==> flow/design.v <==
module debug_display(
        input                       rst_n,
        input                       pclk,
        input                       i_hs,
        input                       i_vs,
        input                       i_de,
        input[23:0]                 i_data,
        input[31:0]                 order_count,
        input[31:0]                 bbo_count,
        input[63:0]                 current_symbol,
        input[31:0]                 bid_price,
        input[31:0]                 ask_price,
        input[31:0]                 spread,
        input                       bbo_valid,
        input[1:0]                  debug_mode,
        output                      o_hs,
        output                      o_vs,
        output                      o_de,
        output[23:0]                o_data
    );
    parameter OSD_X_START = 12'd50;
    parameter OSD_Y_START = 12'd50;
    parameter CHAR_WIDTH  = 12'd8;
    parameter CHAR_HEIGHT = 12'd16;
    parameter LINE_SPACING = 12'd20;
    wire[11:0]                  pos_x;
    wire[11:0]                  pos_y;
    wire                        pos_hs;
    wire                        pos_vs;
    wire                        pos_de;
    wire[23:0]                  pos_data;
    reg[23:0]                   v_data;
    reg                         region_active;
    reg                         region_active_d0;
    assign o_data = v_data;
    assign o_hs = pos_hs;
    assign o_vs = pos_vs;
    assign o_de = pos_de;
    always@(posedge pclk) begin
        if(pos_y >= OSD_Y_START && pos_y < OSD_Y_START + 12'd300 &&
                pos_x >= OSD_X_START && pos_x < OSD_X_START + 12'd600)
            region_active <= 1'b1;
        else
            region_active <= 1'b0;
    end
    always@(posedge pclk) begin
        region_active_d0 <= region_active;
    end
    wire [23:0] order_count_color;
    wire [23:0] bbo_count_color;
    assign order_count_color =
        (order_count == 32'd0) ? 24'hff0000 :   
        (order_count < 32'd100) ? 24'h00ff00 :  
        (order_count < 32'd1000) ? 24'h00ffff :  
        (order_count < 32'd10000) ? 24'hffff00 :  
        24'hff00ff;   
    assign bbo_count_color =
        (bbo_count == 32'd0) ? 24'hff0000 :
        (bbo_count < 32'd100) ? 24'h00ff00 :
        (bbo_count < 32'd1000) ? 24'h00ffff :
        (bbo_count < 32'd10000) ? 24'hffff00 :
        24'hff00ff;
    always@(posedge pclk) begin
        if(region_active_d0 == 1'b1)
            if((pos_x[3:0] == 4'b0000) || (pos_y[3:0] == 4'b0000))
                v_data <= 24'hffffff;   
            else if((pos_x >= 12'd50 && pos_x < 12'd300) && (pos_y >= 12'd50 && pos_y < 12'd120))
                v_data <= order_count_color;
            else if((pos_x >= 12'd320 && pos_x < 12'd570) && (pos_y >= 12'd50 && pos_y < 12'd120))
                v_data <= bbo_count_color;
            else if((pos_x >= 12'd50 && pos_x < 12'd200) && (pos_y >= 12'd140 && pos_y < 12'd156))
                v_data <= (debug_mode[0] || debug_mode[1]) ? 24'h00ff00 : 24'h808080;
            else if((pos_x >= 12'd50 && pos_x < 12'd200) && (pos_y >= 12'd170 && pos_y < 12'd186))
                v_data <= bbo_valid ? 24'h00ff00 : 24'hff0000;
            else
                v_data <= pos_data;     
        else
            v_data <= pos_data;
    end
    timing_gen_xy timing_gen_xy_m0
                  (
                      .rst_n                      (rst_n                  ),
                      .clk                        (pclk                   ),
                      .i_hs                       (i_hs                   ),
                      .i_vs                       (i_vs                   ),
                      .i_de                       (i_de                   ),
                      .i_data                     (i_data                 ),
                      .o_hs                       (pos_hs                 ),
                      .o_vs                       (pos_vs                 ),
                      .o_de                       (pos_de                 ),
                      .o_data                     (pos_data               ),
                      .x                          (pos_x                  ),
                      .y                          (pos_y                  )
                  );
endmodule
module timing_gen_xy(
	input                   rst_n,   
	input                   clk,
	input                   i_hs,    
	input                   i_vs,    
	input                   i_de,    
	input[23:0]             i_data,  
	output                  o_hs,    
	output                  o_vs,    
	output                  o_de,    
	output[23:0]            o_data,  
	output[11:0]            x,         
	output[11:0]            y          
);
reg de_d0;
reg de_d1;
reg vs_d0;
reg vs_d1;
reg hs_d0;
reg hs_d1;
reg[23:0] i_data_d0;
reg[23:0] i_data_d1;
reg[11:0] x_cnt = 12'd0;
reg[11:0] y_cnt = 12'd0;
wire vs_edge;
wire de_falling;
assign vs_edge = vs_d0 & ~vs_d1;  
assign de_falling = ~de_d0 & de_d1;
assign o_de = de_d1;
assign o_vs = vs_d1;
assign o_hs = hs_d1;
assign o_data = i_data_d1;
always@(posedge clk)
begin
	de_d0 <= i_de;
	de_d1 <= de_d0;
	vs_d0 <= i_vs;
	vs_d1 <= vs_d0;
	hs_d0 <= i_hs;
	hs_d1 <= hs_d0;
	i_data_d0 <= i_data;
	i_data_d1 <= i_data_d0;
end
always@(posedge clk or negedge rst_n)
begin
	if(rst_n == 1'b0)
		x_cnt <= 12'd0;
	else if(de_d0 == 1'b1)
		x_cnt <= x_cnt + 12'd1;
	else
		x_cnt <= 12'd0;
end
always@(posedge clk or negedge rst_n)
begin
	if(rst_n == 1'b0)
		y_cnt <= 12'd0;
	else if(vs_edge == 1'b1)
		y_cnt <= 12'd0;
	else if(de_falling == 1'b1)
		y_cnt <= y_cnt + 12'd1;
	else
		y_cnt <= y_cnt;
end
assign x = x_cnt;
assign y = y_cnt;
endmodule
# Step by step through the tools: debug_display
# Tool output for the design above, in the order of the flow.
# Lines are those of the file above, counted from 1.
# Library cell names are shortened.
# The mark n/a stands for no value.
[setup] top="debug_display" clock="pclk" library="sky130hd" lib_corner="tt_025C_1v80"

# Word level
# Yosys after proc, flatten, opt, wreduce and memory -nomap, before mapping. Memory bits, and registers merged into a memory's read port (data or address), are not among the register bits. Print and check cells are not counted. Equal cells are merged and count once.
[op_classes] n_addsub=2 n_cmp=19 reduce_and_logical=20 bitwise=4 mux=20
[ops] operator="24-bit 2-to-1 mux" n=14
[ops] operator="32-bit by 10-bit < comparator with 1-bit output with constant B" n=2
[ops] operator="32-bit by 14-bit < comparator with 1-bit output with constant B" n=2
[ops] operator="32-bit by 7-bit < comparator with 1-bit output with constant B" n=2
[ops] operator="32-bit logical NOT" n=2
[ops] operator="12-bit by 8-bit < comparator with 1-bit output with constant B" n=3
[ops] operator="12-bit 2-to-1 mux" n=3
[ops] operator="16-bit 2-to-1 mux" n=2
[ops] operator="12-bit by 1-bit adder with 12-bit output with constant B" n=2
[ops] operator="12-bit by 10-bit < comparator with 1-bit output with constant B" n=2
[ops] operator="12-bit by 6-bit greater-or-equal comparator with 1-bit output with constant B" n=2
[ops] operator="12-bit by 8-bit greater-or-equal comparator with 1-bit output with constant B" n=2
[ops] operator="12-bit by 9-bit < comparator with 1-bit output with constant B" n=2
[ops] operator="1-bit logical AND" n=13
[ops] operator="12-bit by 7-bit < comparator with 1-bit output with constant B" n=1
[ops] operator="12-bit by 9-bit greater-or-equal comparator with 1-bit output with constant B" n=1
[ops] operator="4-bit logical NOT" n=2
[ops] operator="1-bit bitwise AND" n=2
[ops] operator="1-bit logical OR" n=2
[ops] operator="1-bit inverter" n=2
[ops] operator="2-bit nonzero test" n=1
[ops] operator="1-bit 2-to-1 mux" n=1
[word_totals] regBits=104

# Longest topological paths
# Longest topological path by Yosys (ltp), each cell counted once; first at word level (registers and memories cut), then after technology mapping (sequential cells cut; the memories' decode and read muxes count).
[logic_depth] depth_word=9 ABC_AREA=0 depth_mapped=8 mapped_depth_nobuf=8

# After synthesis
# Yosys stat after the flow's synthesis: flattened, memories mapped to cells. It holds for the ABC_AREA given above (unset counts as 0); a run with the other value may have another netlist.
# Totals and module areas in this step are rounded.
[synth_totals] ff_cells=104 buf_cells=17 mapped_cells=395 sequential_area_mm2=0.002202 mapped_area_mm2=0.004005
[types] cell_type="dfxtp_1" n=80
[types] cell_type="dfrtp_1" n=24
[types] cell_type="xnor2_1" n=14
[types] cell_type="a21oi_1" n=23
[types] cell_type="nor2_1" n=30
[types] cell_type="a211oi_2" n=8
[types] cell_type="inv_1" n=26
[types] cell_type="nor4_1" n=15
[types] cell_type="nand2_1" n=23
[types] cell_type="o21ai_0" n=17
[types] cell_type="and2_1" n=10
[types] cell_type="or3_1" n=10
[types] cell_type="clkbuf_1" n=15
[types] cell_type="nand4_1" n=9
[types] cell_type="a21o_1" n=7
[types] cell_type="ha_1" n=4
[types] cell_type="nor2b_1" n=6
[types] cell_type="nor3_1" n=7
# Not listed: further types 41, cells in them 67.
# The figures by module come from a second, unflattened synthesis with its own total; it is not the netlist above.
[hier_totals] cells_unflattened=380 hier_area_mm2=0.004098
# Rows give one instance, submodules left out.
[modules] mod="timing_gen_xy" cells=171 instances=1 area_mm2=0.002298 seq_area_mm2=0.001682
[modules] mod="debug_display" cells=209 instances=1 area_mm2=0.001799 seq_area_mm2=0.0005205

# Timing after synthesis
# Path of least setup slack by OpenSTA after synthesis, without wires, with an ideal clock, recovery checks aside; 20% of the period is set as input and as output delay. Where synthesis merged equal registers, the netlist keeps one of their names.
[synth_path] path_type="input to register" start="in order_count[13]" end="reg v_data[16]" stages=6 t_arrival_ps=2835 required_ps=6076 tclk_ps=6210 delay_ps=1727 launch_ps=1242 n_path_buf=0 setup_slack_ps=3241 in_delay_ps=1242 synth_period_reached_ps=2969
# "delay_ps" = arrival - input delay + setup time.
# "stages": output pins that drive a net of the path, with the launching flip-flop's if there is one; two outputs of one cell count as two.
# "synth_period_reached_ps" is the clock period less the worst setup slack; recovery checks do not enter. This is arithmetic on one report: input and output delays are still those of the set period (20% each).
# Between the ends stands the longest chain of elaborated cells between them, by number of cells; it is not shown to be the way that was timed. Of several equally long chains one is given.
# Each line given opens the expression or statement behind the cell; cells for indexed reads and writes are added by Yosys, which also makes memories of some case tables.
# At most two assigning lines are given for a register; there are more.
[synth_via] cell_sequence="nor4_1 o31a_1 nor4b_1 o21ai_4 o31ai_2 a21oi_1" elab_chain_cells=7
[synth_lines] element="start, declared" line_no=8 source="input[31:0]                 order_count,"
[synth_lines] element="32-bit by 10-bit < comparator with 1-bit output" line_no=54 source="(order_count < 32'd1000) ? 24'h00ffff :"
[synth_lines] element="24-bit 2-to-1 mux" line_no=54
[synth_lines] element="24-bit 2-to-1 mux" line_no=53 source="(order_count < 32'd100) ? 24'h00ff00 :"
[synth_lines] element="24-bit 2-to-1 mux" line_no=52 source="(order_count == 32'd0) ? 24'hff0000 :"
[synth_lines] element="24-bit 2-to-1 mux" line_no=67 source="else if((pos_x >= 12'd50 && pos_x < 12'd300) && (pos_y >= 12'd50 && pos_y < 12'd120))"
[synth_lines] element="24-bit 2-to-1 mux" line_no=65 source="if((pos_x[3:0] == 4'b0000) || (pos_y[3:0] == 4'b0000))"
[synth_lines] element="24-bit 2-to-1 mux" line_no=64 source="if(region_active_d0 == 1'b1)"
[synth_lines] element="end, assigned" line_no=68 source="v_data <= order_count_color;"
[synth_lines] element="end, assigned" line_no=70 source="v_data <= bbo_count_color;"
[synth_lines] element="end, declared" line_no=32 source="reg[23:0]                   v_data;"

# Worst path after layout
# From the final timing report of job 1: the path of least setup slack in the routed layout; clock arrival at registers is part of the times.
# The report prints the path's times to 10 ps; the period is as set.
[layout_path] path_type="register to register" start="reg timing_gen_xy_m0.x_cnt[4]" end="reg v_data[2]" tclk_ps=3080 launch_ps=380 required_ps=3310 n_path_buf=0 setup_slack_ps=40 t_arrival_ps=3280 stages=7
# Between the ends stands the longest chain of elaborated cells between them, by number of cells; it is not shown to be the way that was timed. Of several equally long chains one is given.
# At most two assigning lines are given for a register; there are more.
[layout_via] cell_sequence="dfrtp_1 o311a_1 a2111oi_1 nor2b_1 o21ai_0 a31oi_2 a21oi_1" elab_chain_cells=9
[layout_lines] element="start, declared" line_no=118 source="reg[11:0] x_cnt = 12'd0;"
[layout_lines] element="start, assigned" line_no=142 source="x_cnt <= 12'd0;"
[layout_lines] element="start, assigned" line_no=144 source="x_cnt <= x_cnt + 12'd1;"
[layout_lines] element="12-bit by 6-bit greater-or-equal comparator with 1-bit output" line_no=73 source="else if((pos_x >= 12'd50 && pos_x < 12'd200) && (pos_y >= 12'd170 && pos_y < 12'd186))"
[layout_lines] element="1-bit logical AND (2 in a row)" line_no=73
[layout_lines] element="24-bit 2-to-1 mux" line_no=73
[layout_lines] element="24-bit 2-to-1 mux" line_no=71 source="else if((pos_x >= 12'd50 && pos_x < 12'd200) && (pos_y >= 12'd140 && pos_y < 12'd156))"
[layout_lines] element="24-bit 2-to-1 mux" line_no=69 source="else if((pos_x >= 12'd320 && pos_x < 12'd570) && (pos_y >= 12'd50 && pos_y < 12'd120))"
[layout_lines] element="24-bit 2-to-1 mux" line_no=67 source="else if((pos_x >= 12'd50 && pos_x < 12'd300) && (pos_y >= 12'd50 && pos_y < 12'd120))"
[layout_lines] element="24-bit 2-to-1 mux" line_no=65 source="if((pos_x[3:0] == 4'b0000) || (pos_y[3:0] == 4'b0000))"
[layout_lines] element="24-bit 2-to-1 mux" line_no=64 source="if(region_active_d0 == 1'b1)"
[layout_lines] element="end, assigned" line_no=68 source="v_data <= order_count_color;"
[layout_lines] element="end, assigned" line_no=70 source="v_data <= bbo_count_color;"
[layout_lines] element="end, declared" line_no=32 source="reg[23:0]                   v_data;"

# Top module debug_display; platform sky130hd; tools Yosys and OpenROAD; 2 stored runs in no particular order. Input and output delays are each 20% of the period that was set; the output load is 0.01 pF.
# "timing.achieved_period_ps": clock period set for the run, less the worst setup slack. It is reckoned from that one timing run; input and output delays stay at 20% of the period that was set.
# "worst_path_time_ps" means the part of the period allowed to the worst setup path (the constraints hold back 20% at inputs and 20% at outputs) less its slack; where the path has registers, the arrival times of their clocks count too.
# "total_power_mw" rests on the timing tool's default activity at the inputs, not on a simulated workload.
# "worst_path_time_ps" is known to 10 ps.
# The measured numbers are rounded.
run="job 1" settings period_ns=3.08 CORE_UTILIZATION=66 CAP_MARGIN=20 CORE_MARGIN=2 SLEW_MARGIN=20
run="job 1" results hold_ws_ps=335 ws_setup_ps=39 total_power_mw=2.712 worst_path_time_ps=3040 worstPathKind="register to register" final_stdcell_area_mm2=0.005525 tns_setup_ps=0 yosys_chip_area_mm2=0.004005 timing.achieved_period_ps=3041 finish.utilization_pct=93.9 design_die_area_mm2=0.006708
run="job 2" settings period_ns=3.08 CORE_UTILIZATION=58 PLACE_DENSITY=0.51 CELL_PAD_IN_SITES_DETAIL_PLACEMENT=1 GPL_TIMING_DRIVEN=1 GPL_ROUTABILITY_DRIVEN=0 CTS_CLUSTER_SIZE=54 CAP_MARGIN=30 MIN_ROUTING_LAYER="met2" MAX_ROUTING_LAYER="met4" CORE_MARGIN=2 SLEW_MARGIN=20
run="job 2" outcome="no final report: placement broke off with DPL-0033"
